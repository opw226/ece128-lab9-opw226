==> flow/design.v <==
`timescale 1ns / 1ps
module Sequential_Multiplier(
input [3:0]operand_a, input [3:0]operand_b, 
input reset, input clk,
output reg [7:0]product
);
    parameter s0_idle = 0, s1_multiplier = 1, s2_update = 2, s3_done = 3;
    reg [1:0] NS, PS;
    reg [7:0] partial_product;
    reg [2:0] shift_count;
    reg [7:0] multiplicand;
    reg [3:0] operand_bb;
    always@(posedge clk or posedge reset)
    begin
        if (reset == 1)
            PS <= s0_idle;
        else
            PS <= NS;
    end
    always @(posedge clk)
        begin
            case(PS)
                s0_idle: begin
                    partial_product <= 8'b0;
                    multiplicand <= {4'b0, operand_a};
                    operand_bb <= operand_b;
                    shift_count <= 3'b0;
                    NS = s1_multiplier;
                end
                s1_multiplier: begin
                    if(operand_bb[0] == 0 && shift_count < 4) begin
                        partial_product <= partial_product;
                        multiplicand <= multiplicand <<1;
                        operand_bb <= operand_bb >>1;
                        shift_count <= shift_count + 3'b1;
                        end
                    else if ((operand_bb[0] == 1) && (shift_count < 4)) begin
                        partial_product <= partial_product + multiplicand;
                        multiplicand <= multiplicand <<1;
                        operand_bb <= operand_bb >>1;
                        shift_count <= shift_count + 3'b1;
                        end
                    if (shift_count == 4)
                    begin
                        NS = s2_update;
                    end
                    else
                    begin
                        NS = s1_multiplier;
                    end
                 end
                 s2_update: begin
                        NS = s3_done;
                        product <= partial_product;
                 end
                 s3_done: begin
                    NS = s0_idle;
                    end
                 endcase
            end
endmodule
[From RTL to reports: Sequential_Multiplier]
Tool output for the design above, in the order of the flow.
Line numbers count from 1 in the design file above.
Library cell names are shortened.
The mark - stands for no value.
Design
  top: Sequential_Multiplier
  clock port: clk
  standard-cell library: sky130hd
  timing corner: tt_025C_1v80

[Elaborated design]
Counts by Yosys on the flattened word-level netlist (proc, flatten, opt, wreduce; memories kept). Register bits leave out memories and registers merged into their read ports (data or address). Print and check cells are left out. Cells with the same type and inputs are merged into one.
Word-level totals
  input port bits: 10
  output and inout bits: 8
  register bits: 35
  cells after elaboration: 38
Operators by class
  muxes and demuxes: 14
  reductions and logical operators: 6
  $add $sub $neg: 2
  eq/ne operators: 7
  bitwise logic cells: 1
  $lt $le $gt $ge: 1
Operators with widths (number)
  8-bit case mux with 2-bit select: 2
  8-bit two-way mux: 4
  8-bit adder: 1
  4-bit case mux with 2-bit select: 1
  2-bit case mux with 4-bit select: 1
  4-bit two-way mux: 2
  3-bit case mux with 2-bit select: 1
  3-bit two-way mux: 2
  2-bit equality test (second input constant): 2
  2-bit != test (second input constant): 2
  3-bit by 1-bit adder with 3-bit output (second input constant): 1
  3-bit less-than comparator (second input constant): 1
  3-bit equality test (second input constant): 1
  3-bit != test (second input constant): 1
  3-bit AND reduction: 1
  1-bit logical AND: 2
  2-bit by 1-bit equality test with 1-bit output (second input constant): 1
  2-bit zero test: 1
  2-bit AND reduction: 1
  2-bit nonzero test: 1
  2-bit two-way mux: 1
  1-bit NOT: 1

[Logic depth]
Depth = most cells in a row (Yosys ltp): at word level without a register or memory, in the mapped netlist without a sequential cell, where the memories' decode and read muxes count.
Logic depth
  depth in word-level cells: 5
  ABC_AREA: 1
  mapped depth: 10
  mapped depth without buffers: 10

[Synthesis result]
Yosys stat after the flow's synthesis: flattened, memories mapped to cells. It holds for the ABC_AREA given above (unset counts as 0); a run with the other value may have another netlist.
Totals and module areas in this step are rounded.
Cells by type
  edfxtp_1: number 31, area in all 930.893 um2
  nand2_1: number 36, area in all 135.13 um2
  ha_1: number 9, area in all 112.608 um2
  inv_1: number 24, area in all 90.086 um2
  nor2_1: number 23, area in all 86.333 um2
  dfrtp_1: number 2, area in all 50.048 um2
  dfxtp_1: number 2, area in all 40.038 um2
  a21oi_1: number 6, area in all 30.029 um2
  fa_1: number 1, area in all 20.019 um2
  nand3_1: number 4, area in all 20.019 um2
  and2_4: number 2, area in all 17.517 um2
  xnor2_1: number 2, area in all 17.517 um2
  nand3b_1: number 2, area in all 15.014 um2
  o21ai_0: number 3, area in all 15.014 um2
  buf_6: number 1, area in all 11.261 um2
  nor2_4: number 1, area in all 11.261 um2
  or2_4: number 1, area in all 8.758 um2
  buf_4: number 1, area in all 7.507 um2
Not listed: further types 4, cells in them 4.
Synthesis totals
  synthesis area: 0.0016 mm2
  buffer cells: 2
  sequential part of the area: 0.001 mm2
  mapped flip-flops: 35
  cell count: 155

[Path before layout]
OpenSTA on the mapped netlist: ideal clock, no wires. The path of least setup slack (recovery checks aside). Input and output delay are each 20% of the period. Register names are those of the netlist, which keeps one name where synthesis merged equal registers.
Path post-synthesis
  path type: register -> register
  from: register shift_count[2]
  to: register (name not given)
  buffers on the path: 0
  period: 2.68 ns
  library setup time: 0.330 ns
  data arrival time: 1.645 ns
  data required time: 2.350 ns
  path slack: 0.705 ns
  launch time at the first pin: 0.000 ns
  stages: 3
  path delay: 1.975 ns
  period reached after synthesis: 1.975 ns
"path delay" = arrival - input delay + setup time.
"stages": output pins that drive a net of the path, with the launching flip-flop's if there is one; two outputs of one cell count as two.
"period reached after synthesis" is the clock period less the worst setup slack; recovery checks do not enter. This is arithmetic on one report: input and output delays are still those of the set period (20% each).
The rows between start and end are the longest chain of elaborated cells between them; the timing report does not say that the signal goes this way. Where chains are equally long, one stands for them.
Each line given opens the expression or statement behind the cell; cells for indexed reads and writes are added by Yosys, which also makes memories of some case tables.
At most two assigning lines are given for a register; there are more.
The path ends at the enable pin of a flip-flop; only ways to that pin are counted.
On the way, post-synthesis
  cells stage by stage: edfxtp_1 -> a21oi_1 -> o21a_1
  cells in the longest elaborated chain: 4
  elaborated cells on any way between the ends: 6
  those cells by class: compare: 1; eq/ne: 2; reduce/logical: 3
RTL lines, path post-synthesis
  start: declaration: line 10  | reg [2:0] shift_count;
  start: assignment: line 35  | shift_count <= shift_count + 3'b1;
  start: assignment: line 41  | shift_count <= shift_count + 3'b1;
  3-bit less-than comparator: line 37  | else if ((operand_bb[0] == 1) && (shift_count < 4)) begin
  1-bit logical AND: line 37
  2-bit != test
  3-bit AND reduction
  end: assignment: line 32
  end: assignment: line 38
  end: declaration: line 9

[Worst path after layout]
From the final timing report of record 1: the path of least setup slack in the routed layout; clock arrival at registers is part of the times.
Path post-layout
  path type: register -> register
  from: register (name not given)
  to: register (name not given)
  period: 2.31 ns
  library setup time: 0.23 ns
  path slack: 0.62 ns
  data required time: 2.40 ns
  launch time at the first pin: 0.32 ns
  buffers on the path: 0
  data arrival time: 1.78 ns
  stages: 11
The rows between start and end are the longest chain of elaborated cells between them; the timing report does not say that the signal goes this way. Where chains are equally long, one stands for them.
On the way, post-layout
  cells stage by stage: edfxtp_1 -> ha_1 -> inv_1 -> fa_1 -> inv_1 -> nand2_1 -> nand2_1 -> and2_4 -> nand2_1 -> nand2_1 -> nor2_1
  cells in the longest elaborated chain: 4
  elaborated cells on any way between the ends: 4
  RTL lines with such cells: 4
  those cells by class: add/sub: 1; mux: 3
RTL lines, path post-layout
  start: declaration: line 9
  start: assignment: line 32
  start: assignment: line 38
  8-bit adder: line 38
  8-bit two-way mux: line 37  | else if ((operand_bb[0] == 1) && (shift_count < 4)) begin
  8-bit two-way mux: line 31  | if(operand_bb[0] == 0 && shift_count < 4) begin
  8-bit case mux with 2-bit select: line 22  | case(PS)
  end: assignment: line 32
  end: assignment: line 38
  end: declaration: line 9

Subject: flow runs of Sequential_Multiplier

Hi,

Sequential_Multiplier through Yosys and OpenROAD on sky130hd: 2 stored runs, unordered, with their settings and measured results. The constraints put input and output delay at 20% of the set period each and load the outputs with 0.01 pF.
"achieved clock period" means the clock period less the worst setup slack. The figure is calculated, with input and output delays left at 20% of the set period.
"worst setup path time" is the time allowed to the run's worst setup path (the clock period less input and output delay, where it has them) less its slack. Clock arrival times count: a late capture clock shortens it, a late launch clock lengthens it.
By "power" is meant OpenSTA's value without simulated activity: inputs other than the clock are taken to toggle once in ten clock periods, and the tool carries that through the logic.
The results are shown rounded.
[record 1] settings: period_ns=2.31, CORE_UTILIZATION=56, SETUP_SLACK_MARGIN=0.47, PLACE_DENSITY_LB_ADDON=0.2, CORE_MARGIN=6, ABC_AREA=1, GPL_TIMING_DRIVEN=1, CTS_CLUSTER_SIZE=70, CTS_CLUSTER_DIAMETER=230, MAX_ROUTING_LAYER=met5, CAP_MARGIN=20, SLEW_MARGIN=20
[record 1] result: chip area after synthesis (Yosys) 0.0016 mm2, die area 0.0044 mm2, standard-cell area of the final layout 0.0019 mm2, utilization 69 %, worst setup slack after layout 0.62 ns, total negative slack 0.000 ns, power 1200 uW, achieved clock period 1.695 ns, worst setup path time 1.69 ns, worst setup path kind register -> register
[record 2] settings: period_ns=2.46, CORE_UTILIZATION=50, CAP_MARGIN=20, CORE_MARGIN=2, SLEW_MARGIN=20
[record 2] result: chip area after synthesis (Yosys) 0.0016 mm2, die area 0.0037 mm2, standard-cell area of the final layout 0.0019 mm2, utilization 63 %, worst setup slack after layout 0.63 ns, total negative slack 0.000 ns, power 1200 uW, achieved clock period 1.830 ns, worst setup path time 1.83 ns, worst setup path kind register -> register

Regards
